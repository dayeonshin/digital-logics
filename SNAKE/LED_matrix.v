==> flow/design.v <==
`timescale 1ns / 1ps
module LED_matrix(clk, cnt_100M, wr_seq, wr_seq_nbits, cs, write, data, debug);
    input clk;
    input [31:0] cnt_100M;
	input [393:0] wr_seq;
	input [31:0] wr_seq_nbits;
	output reg cs;
	output reg write;
	output reg data;
	output reg debug;
	reg [19:0] sequences [19:0];
	reg [19:0] sequences_nbits [19:0];
	reg [4:0] curr_seq_idx;
	reg setup_complete;
	reg [393:0] seq_to_board;
	reg [31:0] nbits_to_board;
	parameter HT1632_SYS_DIS = 8'H00;
	parameter HT1632_SYS_EN = 8'H01;
	parameter HT1632_LED_OFF = 8'H02;
	parameter HT1632_LED_ON = 8'H03;
	parameter HT1632_BLINK_OFF = 8'H08;
	parameter HT1632_BLINK_ON = 8'H09;
	parameter HT1632_SLAVE_MODE = 8'H10;
	parameter HT1632_MASTER_MODE = 8'H14;
	parameter HT1632_INT_RC = 8'H18;
	parameter HT1632_EXT_CLK = 8'H1C;
	parameter HT1632_PWM_CONTROL = 8'HA0;
	parameter HT1632_COMMON_16NMOS = 8'H24;
	integer state;
	initial begin
	    debug <= 1;
		cs <= 1;
		write <= 1;
		curr_seq_idx <= 0;
		state <= 0;  
		setup_complete <= 0;
		sequences[0] <= (( 4 << 8 ) | HT1632_SYS_EN) << 1;
		sequences_nbits[0] <= 12;
		sequences[1] <= (( 4 << 8 ) | HT1632_LED_ON) << 1;
		sequences_nbits[1] <= 12;
		sequences[2] <= (( 4 << 8 ) | HT1632_BLINK_OFF) << 1;
		sequences_nbits[2] <= 12;
		sequences[3] <= (( 4 << 8 ) | HT1632_MASTER_MODE) << 1;
		sequences_nbits[3] <= 12;
		sequences[4] <= (( 4 << 8 ) | HT1632_INT_RC) << 1;
		sequences_nbits[4] <= 12;
		sequences[5] <= (( 4 << 8 ) | HT1632_COMMON_16NMOS) << 1;
		sequences_nbits[5] <= 12;
		sequences[6] <= (( 4 << 8 ) | (HT1632_PWM_CONTROL | 15)) << 1;
		sequences_nbits[6] <= 12;
		sequences[7] <= (( 5 << 15 ) | 8'b11110000);
		sequences_nbits[7] <= 18;
		sequences[8] <= 0;
		sequences_nbits[8] <= 0;
	end
	always @(posedge clk) begin
		case(state)
			0:  
				begin
				   if(!setup_complete)  begin
                       seq_to_board <= sequences[curr_seq_idx];
                       nbits_to_board <= sequences_nbits[curr_seq_idx];
					   state <= 1;  
                   end
                   else begin 
					   if(cnt_100M == 0) begin
						   seq_to_board <= wr_seq;
						   nbits_to_board <= wr_seq_nbits; 
						   state <= 1;  
					   end
                   end
                end
			1:  
				begin
					cs <= 0;
					state <= 2;  
				end
			2:  
				begin
					nbits_to_board = nbits_to_board - 1;
					if( (seq_to_board >> nbits_to_board) & 1 )		
						data <= 1;
					else	
						data <= 0;
					write <= 0;
					state <= 3;  
				end
			3:  
				begin
					write <= 1;
					if(nbits_to_board == 0)	state <= 4;  
					else	state <= 2;  
				end
			4:  
				begin
					cs <= 1;
					state <= 5;  
					curr_seq_idx <= curr_seq_idx + 1;
				end		
		    5:  
		        begin
                    if( curr_seq_idx >= 7 ) setup_complete <= 1;
                    state <= 0;	 
	            end
	   endcase
	end
endmodule
# From RTL to reports: LED_matrix
# Tool output for the design above, in the order of the flow.
# Lines are those of the file above, counted from 1.
# Cell names lack the library's common part.
# A cell with n/a has no value.
# design
design,LED_matrix
clk_port,clk
lib,sky130hd
corner,tt_025C_1v80

# Word-level counts
# Counts by Yosys on the flattened word-level netlist (proc, flatten, opt, wreduce; memories kept). Register bits leave out memories and registers merged into their read ports (data or address). Print and check cells are left out.
# Memory sizes are those after Yosys's memory passes, which may raise the word count (mostly to a power of two), join words into wider ones and drop unused or constant bits.
# bits
register_bits,467
rom_bits,300
n_memories,2
input_bits,459
output_inout_bits,4
word_cells,45
# classes
addsub,2
cmp,1
eq_ne,7
n_shift,1
n_mux,12
reduce_and_logical,11
# mem_list
memory,words,width,rd,wr,line_no,source
sequences,20,11,1,0,11,reg [19:0] sequences [19:0];
sequences_nbits,20,4,1,0,12,reg [19:0] sequences_nbits [19:0];
# op_table
cell,count
394-bit by 32-bit >> shifter with 1-bit output,1
394-bit 2-to-1 mux,1
32-bit case mux with 6-bit select,1
32-bit 2-to-1 mux,4
32-bit logical NOT,3
32-bit by 2-bit == test with 1-bit output with constant B,2
32-bit by 3-bit == test with 1-bit output with constant B,2
32-bit case mux with 2-bit select,1
32-bit by 1-bit subtractor with 32-bit output with constant B,1
32-bit by 1-bit == test with 1-bit output with constant B,1
20-bit 2-to-1 mux,1
2-bit AND reduction,4
2-bit nonzero test,3
6-bit nonzero test,1
5-bit by 1-bit adder with 5-bit output with constant B,1
5-bit by 3-bit >= comparator with 1-bit output with constant B,1
1-bit case mux with 2-bit select,2
3-bit inequality test with constant B,1
3-bit 2-to-1 mux,1
2-bit by 1-bit inequality test with 1-bit output with constant B,1
1-bit 2-to-1 mux,1

# Depth
# Yosys ltp: most cells in a row. Word level: on the elaborated netlist, between registers, memories and ports. Mapped: between sequential cells and ports; inverters and the memories' decode and read muxes count.
# logic_depth
ltp_word,4
ABC_AREA,0
mapped_depth,17
depth_no_buf,10

# After synthesis
# The flow's flattened synthesis, as Yosys stat reports it; memories are mapped. The netlist is that of the ABC_AREA named above (0 if unset); the other value can give another one.
# by_type
type,count,area_total_um2
edfxtp_1,438,1.32E+04
and2_1,389,2.43E+03
mux4_2,75,1689.12
nand2_1,156,585.562
nand3_1,87,435.418
clkbuf_1,66,247.738
xnor2_1,24,210.202
o21ai_0,40,200.192
mux2i_1,15,150.144
ha_1,11,137.632
nor2_1,34,127.622
a41oi_1,14,122.618
xor2_1,12,105.101
buf_6,9,101.347
nor4_1,16,100.096
a21oi_1,18,90.086
nor3_1,16,80.077
buf_2,14,70.067
# Not listed: further types 53, cells in them 143.
# synth_totals
stdcells,1577
area_um2,21142.8
seqArea_um2,13152.6
ffs,438
buffers,105

# Path before layout
# OpenSTA on the mapped netlist: ideal clock, no wires. The path of least setup slack (recovery checks aside). Input and output delay are each 20% of the period. Register names are those of the netlist, which keeps one name where synthesis merged equal registers.
# synth_timing
kind,input port to flip-flop
from,input port cnt_100M[24]
to,register nbits_to_board[0]
period_ns,19.3
input_delay_ns,3.860
setup_ns,0.375
t_first_pin_ns,3.860
arrival_ns,14.795
t_required_ns,18.925
setup_slack_ns,4.129
delay_ns,11.310
driving_pins,5
n_path_buf,0
synth_period_reached_ns,15.171
# "delay_ns" = arrival - input delay + setup time.
# "driving_pins" counts driving pins, that of a launching flip-flop among them; a cell with two outputs on the path counts twice.
# "synth_period_reached_ns" = period - worst setup slack (recovery checks aside). The figure is calculated, with input and output delays left at 20% of the set period.
# The rows between start and end are the longest chain of elaborated cells between them; the timing report does not say that the signal goes this way. Where chains are equally long, one stands for them.
# A line is the first line of the expression or statement that the cell stems from. Yosys adds cells for indexed reads and writes and turns some case tables into memories.
# A register here has more assigning lines than the two given.
# The path ends at the enable pin of a flip-flop; only ways to that pin are counted.
# synth_between
path_cell_list,nor4_1 > nand4_1 > o21ai_0 > and2_1 > or2_2
elab_chain_cells,3
cells_between,3
cone_lines,1
classes_between,1 x eq/ne; 2 x reduce/logical
# synth_rtl
element,line_no,source
from (decl),4,input [31:0] cnt_100M;
32-bit logical NOT,66,if(cnt_100M == 0) begin
3-bit inequality test,n/a,
2-bit AND reduction,n/a,
to (assign),62,nbits_to_board <= sequences_nbits[curr_seq_idx];
to (assign),68,nbits_to_board <= wr_seq_nbits;
to (decl),16,reg [31:0] nbits_to_board;

# Path in the finished layout
# From the final timing report of stored run 1: the path of least setup slack in the routed layout; clock arrival at registers is part of the times.
# layout_timing
kind,input port to flip-flop
from,input port cnt_100M[5]
to,register seq_to_board[282]
period_ns,19.2
input_delay_ns,3.84
setup_ns,0.38
t_first_pin_ns,3.84
arrival_ns,7.82
t_required_ns,19.35
setup_slack_ns,11.53
driving_pins,7
n_path_buf,3
# The rows between start and end are the longest chain of elaborated cells between them; the timing report does not say that the signal goes this way. Where chains are equally long, one stands for them.
# The path ends at the enable pin of a flip-flop; only ways to that pin are counted.
# layout_between
path_cell_list,clkdlybuf4s50_1 > nor4_1 > nand4_1 > o21ai_0 > and2_4 > buf_12 > buf_4
elab_chain_cells,3
cells_between,3
cone_lines,1
classes_between,1 x eq/ne; 2 x reduce/logical
# layout_rtl
element,line_no,source
from (decl),4,input [31:0] cnt_100M;
32-bit logical NOT,66,if(cnt_100M == 0) begin
2-bit by 1-bit inequality test with 1-bit output,n/a,
2-bit AND reduction,n/a,
to (assign),61,seq_to_board <= sequences[curr_seq_idx];
to (assign),67,seq_to_board <= wr_seq;
to (decl),15,reg [393:0] seq_to_board;

# LED_matrix through Yosys and OpenROAD on sky130hd: 2 stored runs, unordered, with their settings and measured results. The constraints put input and output delay at 20% of the set period each and load the outputs with 0.01 pF.
# "period_reached_ns" means the clock period less the worst setup slack. The figure is calculated, with input and output delays left at 20% of the set period.
# "worst_path_time_ns" means the part of the period allowed to the worst setup path (the constraints hold back 20% at inputs and 20% at outputs) less its slack; where the path has registers, the arrival times of their clocks count too.
# "total_power_uw" is the tool's figure for a default switching activity; nothing was simulated.
# Among the settings, -- means not set for that run.
run name,period_ns,CORE_UTILIZATION,SETUP_SLACK_MARGIN,CORE_ASPECT_RATIO,GPL_ROUTABILITY_DRIVEN,CTS_CLUSTER_DIAMETER,CAP_MARGIN,CORE_MARGIN,SLEW_MARGIN,yosys.chip_area_um2,die_um2,layout_stdcell_area_um2,layout_utilization_frac,fin_ws_ns,fin_tns_ns,total_power_uw,period_reached_ns,worst_path_time_ns,critical_path_type
stored run 1,19.2,41,2.98,0.55,1,310,20,2,20,21142.8,53481.6,27725.3,0.546,11.535,0.000,3796,7.665,3.83,input port to flip-flop
stored run 2,19.6,40,--,--,--,--,20,2,20,21142.8,54711.5,27870.5,0.531,12.276,0.000,3748,7.324,3.40,input port to flip-flop

==> flow/design.v <==
`timescale 1ns / 1ps
module direction(current_heading, button ,clk,length );
    input [4:0] button;
    input clk;
    output reg [31:0]length;
    output reg[3:0]current_heading;
    initial begin 
        length = 1;
        current_heading = 4'b0001;
    end
    always @(posedge clk) begin 
        if (button[0]==1'b0 && current_heading!=4'b0100) begin
            current_heading = 4'b0001;
        end
        else if (button[1]==1'b0 && current_heading!=4'b1000 )begin
            current_heading = 4'b0010;
        end 
        else if (button[2]==1'b0 && current_heading!=4'b0001)begin
            current_heading = 4'b0100;
        end
        else if (button[3]==1'b0 && current_heading!=4'b0010)begin
            current_heading = 4'b1000;
        end 
        else if (button[4]==1'b0)begin
            length = length +1;
        end 
    end 
endmodule
# --- Step by step through the tools: direction ---
# The steps from the RTL of direction to its reports follow in flow order.
# Lines are those of the file above, counted from 1.
# Library cell names are shortened.
setup:
  design: "direction"
  clock_port: "clk"
  library: "sky130hd"
  pvt_corner: "tt_025C_1v80"

# --- Word level ---
# Counts by Yosys on the flattened word-level netlist (proc, flatten, opt, wreduce; memories kept). Register bits leave out memories and registers merged into their read ports (data or address). Print and check cells are left out. Cells with the same type and inputs are merged into one.
bits:
  ff_bits: 36
  latch_bits: 0
  ramBits: 0
  mem_bits_ro: 0
  clocked_rd_ports_x_width: 0
  memories: 0
  input_bits: 6
  out_inout_bits: 36
  word_cells: 30
op_classes:
  add_sub_neg: 1
  n_mul: 0
  n_div: 0
  cmp: 0
  eq_ne: 4
  n_shift: 0
  muxes: 3
  bitwise: 9
  reduce_and_logical: 9
ops:
  columns: ["operator", "count"]
  rows:
  - ["adder 32 x 1 -> 32 bit with constant B", 1]
  - ["inverter 1 bit", 9]
  - ["two-way mux 3 bit", 2]
  - ["AND reduction 5 bit", 1]
  - ["logical AND 1 bit", 4]
  - ["!= test 4 x 1 -> 1 bit with constant B", 1]
  - ["!= test 4 x 2 -> 1 bit with constant B", 1]
  - ["!= test 4 x 3 -> 1 bit with constant B", 1]
  - ["!= test 4 bit with constant B", 1]
  - ["nonzero test 3 bit", 1]
  - ["OR reduction 3 bit", 1]
  - ["nonzero test 2 bit", 1]
  - ["OR reduction 2 bit", 1]
  - ["two-way mux 2 bit", 1]

# --- Depth ---
# Depth = most cells in a row (Yosys ltp): at word level without a register or memory, in the mapped netlist without a sequential cell, where the memories' decode and read muxes count.
logic_depth:
  depth_word: 5
  ABC_AREA: 0
  depth_mapped: 6
  mapped_depth_nobuf: 4

# --- Mapped cells and area ---
# Yosys stat after the flow's synthesis: flattened, memories mapped to cells. It holds for the ABC_AREA given above (unset counts as 0); a run with the other value may have another netlist.
# Totals and module areas in this step are rounded.
by_type:
  columns: ["cell_type", "count", "area_total_um2"]
  rows:
  - ["edfxtp_1", 32, 960.922]
  - ["xor2_1", 20, 175.168]
  - ["xnor2_1", 10, 87.584]
  - ["dfxtp_1", 4, 80.077]
  - ["nor4_2", 6, 75.072]
  - ["nand2_1", 16, 60.058]
  - ["nor3_1", 11, 55.053]
  - ["nand3_1", 7, 35.034]
  - ["buf_6", 3, 33.782]
  - ["o21ai_0", 6, 30.029]
  - ["inv_1", 7, 26.275]
  - ["nand4_1", 4, 25.024]
  - ["nand4_2", 2, 25.024]
  - ["nor4_1", 4, 25.024]
  - ["nor4_4", 1, 21.27]
  - ["nor2_1", 5, 18.768]
  - ["and4_1", 2, 17.517]
  - ["a21o_1", 2, 15.014]
# Other cell types: 16; their cells: 23.
synth_totals:
  cell_count: 165
  mapped_area_um2: 1900
  sequential_area_um2: 1000
  ffs: 36
  buffers: 7

# --- Timing after synthesis ---
# Path of least setup slack by OpenSTA after synthesis, without wires, with an ideal clock, recovery checks aside; 20% of the period is set as input and as output delay. Where synthesis merged equal registers, the netlist keeps one of their names.
synth_timing:
  path_type: "input port to flip-flop"
  start: "input button[0]"
  end: "register length[0]"
  period_ns: 4.29
  input_delay_ns: 0.858
  setup_time_ns: 0.461
  launch_ns: 0.858
  t_arrival_ns: 3.358
  required_ns: 3.829
  slack_ns: 0.471
  delay_ns: 2.961
  driving_pins: 4
  path_buffers: 0
  period_less_setup_slack_ns: 3.819
# "delay_ns" = arrival - input delay + setup time.
# "driving_pins" counts driving pins, that of a launching flip-flop among them; a cell with two outputs on the path counts twice.
# "period_less_setup_slack_ns" is the clock period less the worst setup slack; recovery checks do not enter. This is arithmetic on one report: input and output delays are still those of the set period (20% each).
# The rows between start and end are the longest chain of elaborated cells between them; the timing report does not say that the signal goes this way. Where chains are equally long, one stands for them.
# Each line given opens the expression or statement behind the cell; cells for indexed reads and writes are added by Yosys, which also makes memories of some case tables.
synth_between:
  cell_sequence: "nand2_1 > o21ai_0 > a22oi_1 > nor3_1"
  elab_chain_len: 4
  cells_between: 4
  lines_between: 1
  classes_between: "logic (2); reduce/logical (2)"
synth_rtl:
  columns: ["element", "line_no", "text"]
  rows:
  - ["from (decl)", 3, "input [4:0] button;"]
  - ["inverter 1 bit", 12, "if (button[0]==1'b0 && current_heading!=4'b0100) begin"]
  - ["logical AND 1 bit", 12, null]
  - ["inverter 1 bit", null, null]
  - ["AND reduction 5 bit", null, null]
  - ["to (assign)", 25, "length = length +1;"]
  - ["to (decl)", 5, "output reg [31:0]length;"]

# --- Worst path after layout ---
# From the final timing report of run 1: the path of least setup slack in the routed layout; clock arrival at registers is part of the times.
layout_timing:
  path_type: "input port to flip-flop"
  start: "input button[0]"
  end: "register length[30]"
  period_ns: 4.07
  input_delay_ns: 0.81
  setup_time_ns: 0.34
  launch_ns: 0.81
  t_arrival_ns: 2.29
  required_ns: 4.01
  slack_ns: 1.72
  driving_pins: 6
  path_buffers: 2
# The rows between start and end are the longest chain of elaborated cells between them; the timing report does not say that the signal goes this way. Where chains are equally long, one stands for them.
layout_between:
  cell_sequence: "clkdlybuf4s50_1 > nand2_1 > o21ai_0 > a22oi_1 > nor3_2 > buf_4"
  elab_chain_len: 4
  cells_between: 4
  lines_between: 1
  classes_between: "logic (2); reduce/logical (2)"
layout_rtl:
  columns: ["element", "line_no", "text"]
  rows:
  - ["from (decl)", 3, "input [4:0] button;"]
  - ["inverter 1 bit", 12, "if (button[0]==1'b0 && current_heading!=4'b0100) begin"]
  - ["logical AND 1 bit", 12, null]
  - ["inverter 1 bit", null, null]
  - ["AND reduction 5 bit", null, null]
  - ["to (assign)", 25, "length = length +1;"]
  - ["to (decl)", 5, "output reg [31:0]length;"]

Wiki page: direction / flow data

Measured data: module direction, platform sky130hd, 2 stored runs of the flow under differing settings, order arbitrary. Input and output delays are each 20% of the period that was set; the output load is 0.01 pF.
"achieved_period_ns" is the run's clock period less its worst setup slack. It is reckoned from that one timing run; input and output delays stay at 20% of the period that was set.
"timing.worst_path_ns": the worst setup path's part of the clock period (all of it between registers, 20% less for each end at a port) less its slack. A launch clock that arrives late makes it longer, a capture clock that arrives late makes it shorter.
By "total_power_mw" is meant OpenSTA's value without simulated activity: inputs other than the clock are taken to toggle once in ten clock periods, and the tool carries that through the logic.
Values from the reports are rounded here.

--- run 1 ---
==> flow/run.sh <==
#!/bin/bash
# the make line also repeats the synthesis and layout settings of config.mk as NAME=value (left out here)
make -C /OpenROAD-flow-scripts/flow DESIGN_CONFIG=/design/flow/config.mk WORK_HOME=/design/flow/orfs CLKGATE_MAP_FILE= finish
==> flow/config.mk <==
export PLATFORM = sky130hd
export DESIGN_NAME = direction
export DESIGN_NICKNAME = direction
export VERILOG_FILES = /design/flow/design.v
export SDC_FILE = /design/flow/constraint.sdc
export NUM_CORES = 4
export LEC_CHECK = 0
export CAP_MARGIN = 20
export CORE_MARGIN = 2
export CORE_UTILIZATION = 42
export SLEW_MARGIN = 20
==> flow/constraint.sdc <==
create_clock -name core_clock -period 4.07 [get_ports {clk}]
set_input_delay 0.8140 -clock core_clock [delete_from_list [all_inputs] [get_ports {clk}]]
set_output_delay 0.8140 -clock core_clock [all_outputs]
set_load 0.01 [all_outputs]

==> results, as YAML <==
results:
  finish.stdcell_area_um2: 2400
  tns_ns: 0.000
  timing.hold.ws_ns: 0.59
  total_power_mw: 0.72
  layout_utilization_frac: 0.56
  fin_ws_ns: 1.7
  dieArea_um2: 5100
  synthArea_um2: 1900
  achieved_period_ns: 2.352
  timing.worst_path_ns: 1.54
  timing.worst_path_kind: "input port to flip-flop"

--- run 2 ---
==> flow/run.sh <==
#!/bin/bash
# the make line also repeats the synthesis and layout settings of config.mk as NAME=value (left out here)
make -C /OpenROAD-flow-scripts/flow DESIGN_CONFIG=/design/flow/config.mk WORK_HOME=/design/flow/orfs CLKGATE_MAP_FILE= finish
==> flow/config.mk <==
export PLATFORM = sky130hd
export DESIGN_NAME = direction
export DESIGN_NICKNAME = direction
export VERILOG_FILES = /design/flow/design.v
export SDC_FILE = /design/flow/constraint.sdc
export NUM_CORES = 4
export LEC_CHECK = 0
export ABC_AREA = 1
export CAP_MARGIN = 20
export CELL_PAD_IN_SITES_GLOBAL_PLACEMENT = 3
export CORE_ASPECT_RATIO = 1.46
export CORE_MARGIN = 2
export CORE_UTILIZATION = 68
export CTS_CLUSTER_DIAMETER = 315
export CTS_CLUSTER_SIZE = 22
export GPL_ROUTABILITY_DRIVEN = 0
export MIN_ROUTING_LAYER = met2
export PLACE_DENSITY = 0.39
export SETUP_SLACK_MARGIN = 0.51
export SLEW_MARGIN = 35
export TNS_END_PERCENT = 70
==> flow/constraint.sdc <==
create_clock -name core_clock -period 2.63 [get_ports {clk}]
set_input_delay 0.5260 -clock core_clock [delete_from_list [all_inputs] [get_ports {clk}]]
set_output_delay 0.5260 -clock core_clock [all_outputs]
set_load 0.01 [all_outputs]

==> results, as YAML <==
outcome: "incomplete, placement halted on GPL-0301"
